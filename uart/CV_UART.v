==> flow/design.v <==
`timescale 1ns / 1ps
module CV_DIVIDER #
(
	parameter DIV_VALUE =  325,
	parameter CNT_WDT = 9
)
(
	input CLK, 
	input RST,
	output reg UART_CE
);
reg [CNT_WDT - 1:0] counter;
always @(posedge CLK, posedge RST) begin
	if(RST)
		counter <= {CNT_WDT{1'b0}};
	else if(counter == DIV_VALUE - 1)
		counter <= {CNT_WDT{1'b0}};
	else
		counter <= counter + 1;
end
always @(posedge CLK, posedge RST) begin
	if(RST)
		UART_CE <= 1'b0;
	else if(counter == {CNT_WDT{1'b0}})
		UART_CE <= 1'b1;
	else
		UART_CE <= 1'b0;
end
initial begin
	UART_CE <= 1'b0;
	counter <= {CNT_WDT{1'b0}};
end
endmodule
`timescale 1ns / 1ps
module CV_SYNCH
(
	input RXD, 
	input CLK, 
	input RST,
	output RXD_RG
);
reg a, b, c;
initial
begin
    a <= 1'b1;
	b <= 1'b1;
	c <= 1'b1;
end
always@(posedge CLK, posedge RST)
begin
	if(RST)
	begin
		a <= 1'b1;
		b <= 1'b1;
		c <= 1'b1;
	end
	else
	begin
		a <= RXD;
		b <= a;
		c <= b;
	end
end 
assign RXD_RG = c;
endmodule
`timescale 1ns / 1ps
module CV_UART
(
	input RXD, 
    input CLK, 
    input RST,
    input wire [7:0] TX_DATA_R,
	input TX_RDY_T,
	output wire RX_DATA_EN, 
	output wire [9:0] RX_DATA_T,
	output TX_RDY_R,
	output TXD
);
wire RXD_RG;
wire UART_CE;
wire RXCT_R;
wire RX_CE;
CV_SYNCH synch
(
	.RXD(RXD),
	.CLK(CLK),
	.RST(RST),
	.RXD_RG(RXD_RG)
);
CV_DIVIDER divider
(
	.CLK(CLK),
	.RST(RST),
	.UART_CE(UART_CE)
);
RX_FSM rx_fsm
(
	.RXD_RG(RXD_RG),
	.CLK(CLK),
	.RST(RST),
	.RX_CE(RX_CE),
	.RXCT_R(RXCT_R),
	.RX_DATA_EN(RX_DATA_EN),
	.RX_DATA_T(RX_DATA_T)
);
RX_SAMPLE_COUNTER rx_samp_ct
(
	.UART_CE(UART_CE),
	.CLK(CLK),
	.RST(RST),
	.RXCT_R(RXCT_R),
	.RX_CE(RX_CE)
);
wire TX_CE;
wire TXCT_R;
TX_FSM tx_fsm
(
    .RST(RST),
    .CLK(CLK),
    .UART_CE(UART_CE),
    .TX_CE(TX_CE),
    .TX_RDY_T(TX_RDY_T),
    .TX_DATA_R(TX_DATA_R),
    .TXCT_R(TXCT_R),
    .TX_RDY_R(TX_RDY_R),
    .TXD(TXD)
);
TX_SAMPLE_COUNTER tx_samp_ct
(
    .RST(RST),
    .CLK(CLK),
    .UART_CE(UART_CE),
    .TXCT_R(TXCT_R),
    .TX_CE(TX_CE)
);
endmodule
`timescale 1ns / 1ps
module RX_FSM
(
	input RXD_RG, 
	input CLK, 
	input RST, 
	input RX_CE,
	output reg [9:0] RX_DATA_T, 
	output reg RX_DATA_EN,
	output reg RXCT_R
);
localparam IDLE  = 3'd0,
		   RSTRB = 3'd1,
	       RDT   = 3'd2,
		   RPARB = 3'd3,
	       RSTB1 = 3'd4,
		   WEND  = 3'd5;
reg [2:0] STATE;
reg [2:0] RX_DATA_CT;
always@(posedge CLK, posedge RST)
begin
	if(RST)
	begin
		STATE      <= IDLE;
		RX_DATA_EN <= 1'b0;
		RXCT_R     <= 1'b1;
		RX_DATA_T  <= {10{1'b0}};
		RX_DATA_CT <= {3{1'b0}}; 
	end
	else
	begin
		case(STATE)
			IDLE:
				if(~RXD_RG)
				begin
					RX_DATA_EN   <= 1'b0;
					RX_DATA_T[9] <= 1'b0;
					RXCT_R       <= 1'b0;
					STATE        <= RSTRB;
				end
				else RX_DATA_EN <= 1'b0;
			RSTRB:
				if(RX_CE)
				begin
					if(RXD_RG)
					begin
						RXCT_R <= 1'b1;
						STATE  <= IDLE;
					end
					else STATE <= RDT; 
				end
			RDT:
				if(RX_CE)
				begin
					RX_DATA_T[7:0] <= {RXD_RG, RX_DATA_T[7:1]};
					RX_DATA_CT     <= RX_DATA_CT + 1'b1;
					if(RX_DATA_CT == 4'h7) STATE <= RPARB;
				end
			RPARB:
				if(RX_CE)
				begin		
					RX_DATA_T[8] <= ^(RX_DATA_T[7:0]) ^ RXD_RG;
					STATE <= RSTB1;
				end
			RSTB1:
				if(RX_CE)
				begin
					if(RXD_RG)
						begin
							RX_DATA_EN <= 1'b1;
							RXCT_R     <= 1'b1;
							STATE      <= IDLE;
						end
					else
						begin
							RX_DATA_T[9] <= 1'b1;
							STATE        <= WEND;
						end
				end
			WEND:
				begin
					if(RXD_RG) 
					begin
						RX_DATA_EN <= 1'b1;
						RXCT_R     <= 1'b1;
						STATE      <= IDLE;
					end
				end
		endcase
	end
end
endmodule
`timescale 1ns / 1ps
module RX_SAMPLE_COUNTER
(
	input UART_CE, 
	input RXCT_R, 
	input CLK, 
	input RST,
	output RX_CE
);
reg [3:0] RX_SAMP_CT; 
initial RX_SAMP_CT = 0;
always@(posedge CLK, posedge RST)
begin
	if(RST) RX_SAMP_CT <= 4'd0;
	else if(RXCT_R) RX_SAMP_CT <= 4'd0;
	else if(UART_CE)
	begin
		RX_SAMP_CT <= RX_SAMP_CT + 1'b1;
	end
end
assign RX_CE = UART_CE & (~RX_SAMP_CT[3]) & RX_SAMP_CT[2] & RX_SAMP_CT[1] & RX_SAMP_CT[0];
endmodule
`timescale 1ns / 1ps
module TX_FSM
(
    input  CLK,
    input RST,
    input UART_CE,
    input TX_CE,
    input [7:0] TX_DATA_R,
    input TX_RDY_T,
    output reg TXCT_R,
    output reg TX_RDY_R,
    output reg TXD
);
localparam IDLE = 3'd0,
           WCE = 3'd1,
           TSTRB = 3'd2,
           TDT = 3'd3,
           TPARB = 3'd4,
           TSTB1 = 3'd5;
reg [2:0] STATE;
reg [2:0] TX_DATA_CT;
reg [7:0] TX_DATA;
reg TX_PAR_BIT_RG;
always@(posedge CLK, posedge RST)
begin
    if(RST)
    begin
        TX_DATA       <= 8'h00;
        TX_PAR_BIT_RG <= 1'b0;
        TX_RDY_R      <= 1'b1;
        TX_DATA_CT    <= 3'b000;
        TXD           <= 1'b1;
        TXCT_R        <= 1'b1;
        STATE         <= IDLE;
    end
    else
    begin
        case(STATE)
            IDLE:
                if (TX_RDY_T)
                begin
                    TX_DATA       <= TX_DATA_R;
                    TX_PAR_BIT_RG <= ^(TX_DATA_R);
                    TX_RDY_R      <= 1'b0;
                    if (UART_CE)
                    begin
                        TXD    <= 1'b0;
                        TXCT_R <= 1'b0;
                        STATE  <= TSTRB;
                    end
                    else STATE <= WCE;
                end 
            WCE:
                if (UART_CE)
                begin
                    TXD    <= 1'b0;
                    TXCT_R <= 1'b0;
                    STATE  <= TSTRB;
                end
            TSTRB:
                if (TX_CE)
                begin
                    TXD     <= TX_DATA[0];
                    TX_DATA <= {1'b0, TX_DATA[7:1]};
                    STATE   <= TDT;
                end
            TDT:
                if (TX_CE)
                begin
                    TX_DATA    <= {1'b0, TX_DATA[7:1]};
                    TX_DATA_CT <= TX_DATA_CT + 1'b1;
                    if (TX_DATA_CT == 4'h7)
                    begin
                        TXD   <= TX_PAR_BIT_RG;
                        STATE <= TPARB;
                    end
                    else TXD <= TX_DATA[0];
                end
           TPARB:
                if (TX_CE)
                begin
                    TXD   <= 1'b1;
                    STATE <= TSTB1;
                end
           TSTB1:
                if (TX_CE)
                begin
                    TXD      <= 1'b1; 
                    STATE    <= IDLE;
                    TX_RDY_R <= 1'b1;
                    TXCT_R   <= 1'b1;
                end
       endcase
    end
end
endmodule
`timescale 1ns / 1ps
module TX_SAMPLE_COUNTER
(
    input UART_CE,
    input TXCT_R,
    input CLK,
    input RST,
    output TX_CE
);
reg [3:0] TX_SAMP_CT;
initial TX_SAMP_CT = 0;
always@(posedge CLK, posedge RST)
begin
    if (RST) TX_SAMP_CT         <= 4'd0;
    else if (TXCT_R) TX_SAMP_CT <= 4'd0;
    else if (UART_CE)
    begin
        TX_SAMP_CT <= TX_SAMP_CT + 1'b1;
    end
end
assign TX_CE = UART_CE & TX_SAMP_CT[3] & TX_SAMP_CT[2] & TX_SAMP_CT[1] & TX_SAMP_CT[0];
endmodule
Tool chain data of CV_UART
The steps from the RTL of CV_UART to its reports follow in flow order.
Lines are those of the file above, counted from 1.
Operators carry their Yosys type and port widths (W data, S select, Z words).
Library cell names are shortened.
{ "design": {"top_module": "CV_UART", "clock_port": "CLK", "library": "sky130hd", "lib_corner": "tt_025C_1v80"} }

Word level
Source: Yosys, flattened and elaborated, memories not mapped. Widths are those after wreduce. Registers that Yosys merges into a memory's read port (data or address) are not register bits. Print and check cells do not count. Equal cells are merged and count once.
{ "word_totals": {"regBits": 57, "out_inout_bits": 13, "wordCells": 148} }
{ "op_classes": {"add_sub_neg": 5, "eq_ne": 31, "muxes": 50, "bitwise": 10, "reduce_logical": 31} }
{ "ops": {"columns": ["operator", "n"], "rows": [
  ["$mux W3", 15],
  ["$pmux W3 S6", 2],
  ["$ne A2 B1 Y1 const B", 13],
  ["$eq A3 B3 Y1 const B", 6],
  ["$mux W1", 17],
  ["$reduce_and A8 Y1", 2],
  ["$reduce_xor A8 Y1", 2],
  ["$pmux W8 S2", 1],
  ["$mux W8", 2],
  ["$mux W4", 4],
  ["$eq A3 B2 Y1 const B", 4],
  ["$reduce_and A3 Y1", 4],
  ["$reduce_bool A6 Y1", 2],
  ["$ne A2 B2 Y1 const B", 5],
  ["$reduce_and A2 Y1", 5],
  ["$reduce_bool A3 Y1", 3],
  ["$add A9 B1 Y9 const B", 1],
  ["$eq A9 B9 Y1 const B", 1],
  ["$logic_not A9 Y1", 1],
  ["$mux W9", 1],
  ["$pmux W1 S3", 3],
  ["$and A1 B1 Y1", 8],
  ["$reduce_bool A2 Y1", 4],
  ["$add A4 B1 Y4 const B", 2],
  ["$reduce_or A2 Y1", 3],
  ["$add A3 B1 Y3 const B", 2],
  ["$eq A3 B1 Y1 const B", 2],
  ["$logic_not A3 Y1", 2]
]} }
Not listed: further kinds 8, cells in them 10.

Depth
Yosys ltp: most cells in a row. Word level: on the elaborated netlist, between registers, memories and ports. Mapped: between sequential cells and ports; inverters and the memories' decode and read muxes count.
{ "logic_depth": {"word_depth": 7, "abc_area": 0, "depth_mapped": 6, "ltp_nobuf": 6} }

After synthesis
Source: synth_stat.txt of the flow (Yosys; design flattened, memories mapped). It holds for the ABC_AREA given above (unset counts as 0); a run with the other value may have another netlist.
The area totals of this step are shown rounded.
{ "by_type": {"columns": ["cell", "n", "type_area_um2"], "rows": [
  ["dfrtp_1", 54, 1.35E+03],
  ["mux2_2", 26, 292.781],
  ["dfstp_2", 9, 236.477],
  ["xnor2_1", 22, 192.685],
  ["ha_1", 8, 100.096],
  ["nand2_1", 25, 93.84],
  ["nor2_1", 22, 82.579],
  ["o21ai_0", 15, 75.072],
  ["a21oi_1", 9, 45.043],
  ["xor2_1", 5, 43.792],
  ["a22o_1", 4, 35.034],
  ["inv_1", 7, 26.275],
  ["nor2b_1", 4, 25.024],
  ["buf_6", 2, 22.522],
  ["xnor3_1", 1, 22.522],
  ["mux2i_1", 2, 20.019],
  ["nand3_1", 4, 20.019],
  ["nor3_1", 4, 20.019]
]} }
Other cell types: 21; their cells: 24.
{ "synth_totals": {"mapped_cells": 247, "synth_area_mm2": 0.00288, "sequential_area_mm2": 0.00159, "ff_cells": 63, "buf_cells": 5} }
The figures by module come from a second, unflattened synthesis with its own total; it is not the netlist above.
{ "unflattened": {"cells_unflattened": 267, "hier_area_mm2": 0.00298} }
Each row is one instance without its submodules.
{ "modules": {"columns": ["module", "instances", "n_cells", "area_mm2", "seq_area_mm2"], "rows": [
  ["TX_FSM", 1, 101, 0.00106, 0.000531],
  ["RX_FSM", 1, 76, 0.000925, 0.000528],
  ["CV_DIVIDER", 1, 50, 0.000507, 0.00025],
  ["TX_SAMPLE_COUNTER", 1, 18, 0.000209, 0.0001],
  ["RX_SAMPLE_COUNTER", 1, 18, 0.000196, 0.0001],
  ["CV_SYNCH", 1, 4, 0.0000826, 0.0000788],
  ["CV_UART", 1, 0, 0, 0]
]} }

Path before layout
Source: OpenSTA report_checks on the synthesized netlist (no wires, ideal clock, input and output delay 20% of the period each), path of least setup slack; recovery checks are left aside. Register names are those of the netlist, which keeps one name where synthesis merged equal registers.
{ "synth_timing": {"path_kind": "register to register", "from": "register tx_fsm.STATE", "to": "register tx_fsm.TXD", "period_ns": 1.89, "setup_ns": 0.085, "arrival_time_ns": 1.554, "required_ns": 1.805, "path_slack_ns": 0.251, "delay_ns": 1.639, "stages": 6, "period_less_setup_slack_ns": 1.639} }
"delay_ns" is the arrival time less input delay plus setup time.
"stages" counts driving pins, that of a launching flip-flop among them; a cell with two outputs on the path counts twice.
"period_less_setup_slack_ns" is the clock period less the worst setup slack; recovery checks do not enter. This is arithmetic on one report: input and output delays are still those of the set period (20% each).
An end named without its bit number is one bit of that signal or, where synthesis recoded a state register, one of its new flip-flops.
Between the ends stands the longest chain of elaborated cells between them, by number of cells; it is not shown to be the way that was timed. Of several equally long chains one is given.
A line is the first line of the expression or statement that the cell stems from. Yosys adds cells for indexed reads and writes and turns some case tables into memories.
A register here has more assigning lines than the two given.
{ "synth_between": {"cell_sequence": "dfrtp_1 -> buf_6 -> or2_1 -> or4_1 -> a21oi_1 -> mux2_1", "elab_chain_len": 4, "cone_cells": 14, "cone_classes": "eq/ne (9); mux (1); reduce/logical (4)"} }
{ "synth_rtl": {"columns": ["element", "line_no", "source"], "rows": [
  ["from (decl)", 270, "reg [2:0] STATE;"],
  ["from (assign)", 284, "STATE         <= IDLE;"],
  ["from (assign)", 299, "STATE  <= TSTRB;"],
  ["$eq A3 B3 Y1", 288, "case(STATE)"],
  ["$reduce_or A2 Y1", null, null],
  ["$ne A2 B1 Y1", null, null],
  ["$reduce_and A5 Y1", null, null],
  ["to (assign)", 313, "TXD     <= TX_DATA[0];"],
  ["to (assign)", 327, "else TXD <= TX_DATA[0];"],
  ["to (decl)", 262, "output reg TXD"]
]} }

Timing after layout
From the final timing report of stored run 1: the path of least setup slack in the routed layout; clock arrival at registers is part of the times.
{ "layout_timing": {"path_kind": "register to register", "from": "register tx_fsm.STATE", "to": "register tx_fsm.TXD", "period_ns": 0.993, "setup_ns": 0.07, "arrival_time_ns": 2.03, "required_ns": 1.28, "path_slack_ns": -0.75, "stages": 5} }
An end named without its bit number is one bit of that signal or, where synthesis recoded a state register, one of its new flip-flops.
Between the ends stands the longest chain of elaborated cells between them, by number of cells; it is not shown to be the way that was timed. Of several equally long chains one is given.
A register here has more assigning lines than the two given.
{ "layout_between": {"cell_sequence": "dfrtp_1 -> or2_1 -> or4_4 -> a21oi_2 -> mux2_4", "elab_chain_len": 4, "cone_cells": 14, "cone_classes": "eq/ne (9); mux (1); reduce/logical (4)"} }
{ "layout_rtl": {"columns": ["element", "line_no", "source"], "rows": [
  ["from (decl)", 270, "reg [2:0] STATE;"],
  ["from (assign)", 284, "STATE         <= IDLE;"],
  ["from (assign)", 299, "STATE  <= TSTRB;"],
  ["$eq A3 B3 Y1", 288, "case(STATE)"],
  ["$reduce_or A2 Y1", null, null],
  ["$ne A2 B1 Y1", null, null],
  ["$reduce_and A5 Y1", null, null],
  ["to (assign)", 313, "TXD     <= TX_DATA[0];"],
  ["to (assign)", 327, "else TXD <= TX_DATA[0];"],
  ["to (decl)", 262, "output reg TXD"]
]} }

FLOW RESULTS
============

Measured results for CV_UART: 2 stored runs of the Yosys and OpenROAD flow on sky130hd. The settings differ; the order carries no meaning. The constraints put input and output delay at 20% of the set period each and load the outputs with 0.01 pF.
"achieved clock period" means the clock period less the worst setup slack. The figure is calculated, with input and output delays left at 20% of the set period.
Values from the reports are rounded here.

==> stored run 1: settings <==
{ "period_ns": 0.993, "CORE_UTILIZATION": 42, "SETUP_SLACK_MARGIN": 0.01, "PLACE_DENSITY_LB_ADDON": 0.08, "CELL_PAD_IN_SITES_DETAIL_PLACEMENT": 1, "GPL_ROUTABILITY_DRIVEN": 1, "CTS_CLUSTER_DIAMETER": 262, "SLEW_MARGIN": 40, "MIN_ROUTING_LAYER": "met2", "CAP_MARGIN": 20, "CORE_MARGIN": 2 }
==> stored run 1: results <==
area of the synthesized netlist: 0.00288 mm2
standard-cell area after layout: 0.00461 mm2
worst setup slack after layout: -0.754 ns
total die area: 0.00754 mm2
achieved clock period: 1.747 ns

==> stored run 2: settings <==
{ "period_ns": 1.51, "CORE_UTILIZATION": 41, "PLACE_DENSITY_LB_ADDON": 0.22, "HOLD_SLACK_MARGIN": 0.07, "CORE_ASPECT_RATIO": 1.2, "CELL_PAD_IN_SITES_GLOBAL_PLACEMENT": 3, "TNS_END_PERCENT": 30, "ABC_AREA": 1, "CTS_CLUSTER_DIAMETER": 157, "CAP_MARGIN": 20, "MIN_ROUTING_LAYER": "met2", "MAX_ROUTING_LAYER": "met5", "CORE_MARGIN": 2, "SLEW_MARGIN": 20 }
==> stored run 2: results <==
area of the synthesized netlist: 0.0031 mm2
standard-cell area after layout: 0.00368 mm2
worst setup slack after layout: 0.087 ns
total die area: 0.00826 mm2
achieved clock period: 1.423 ns
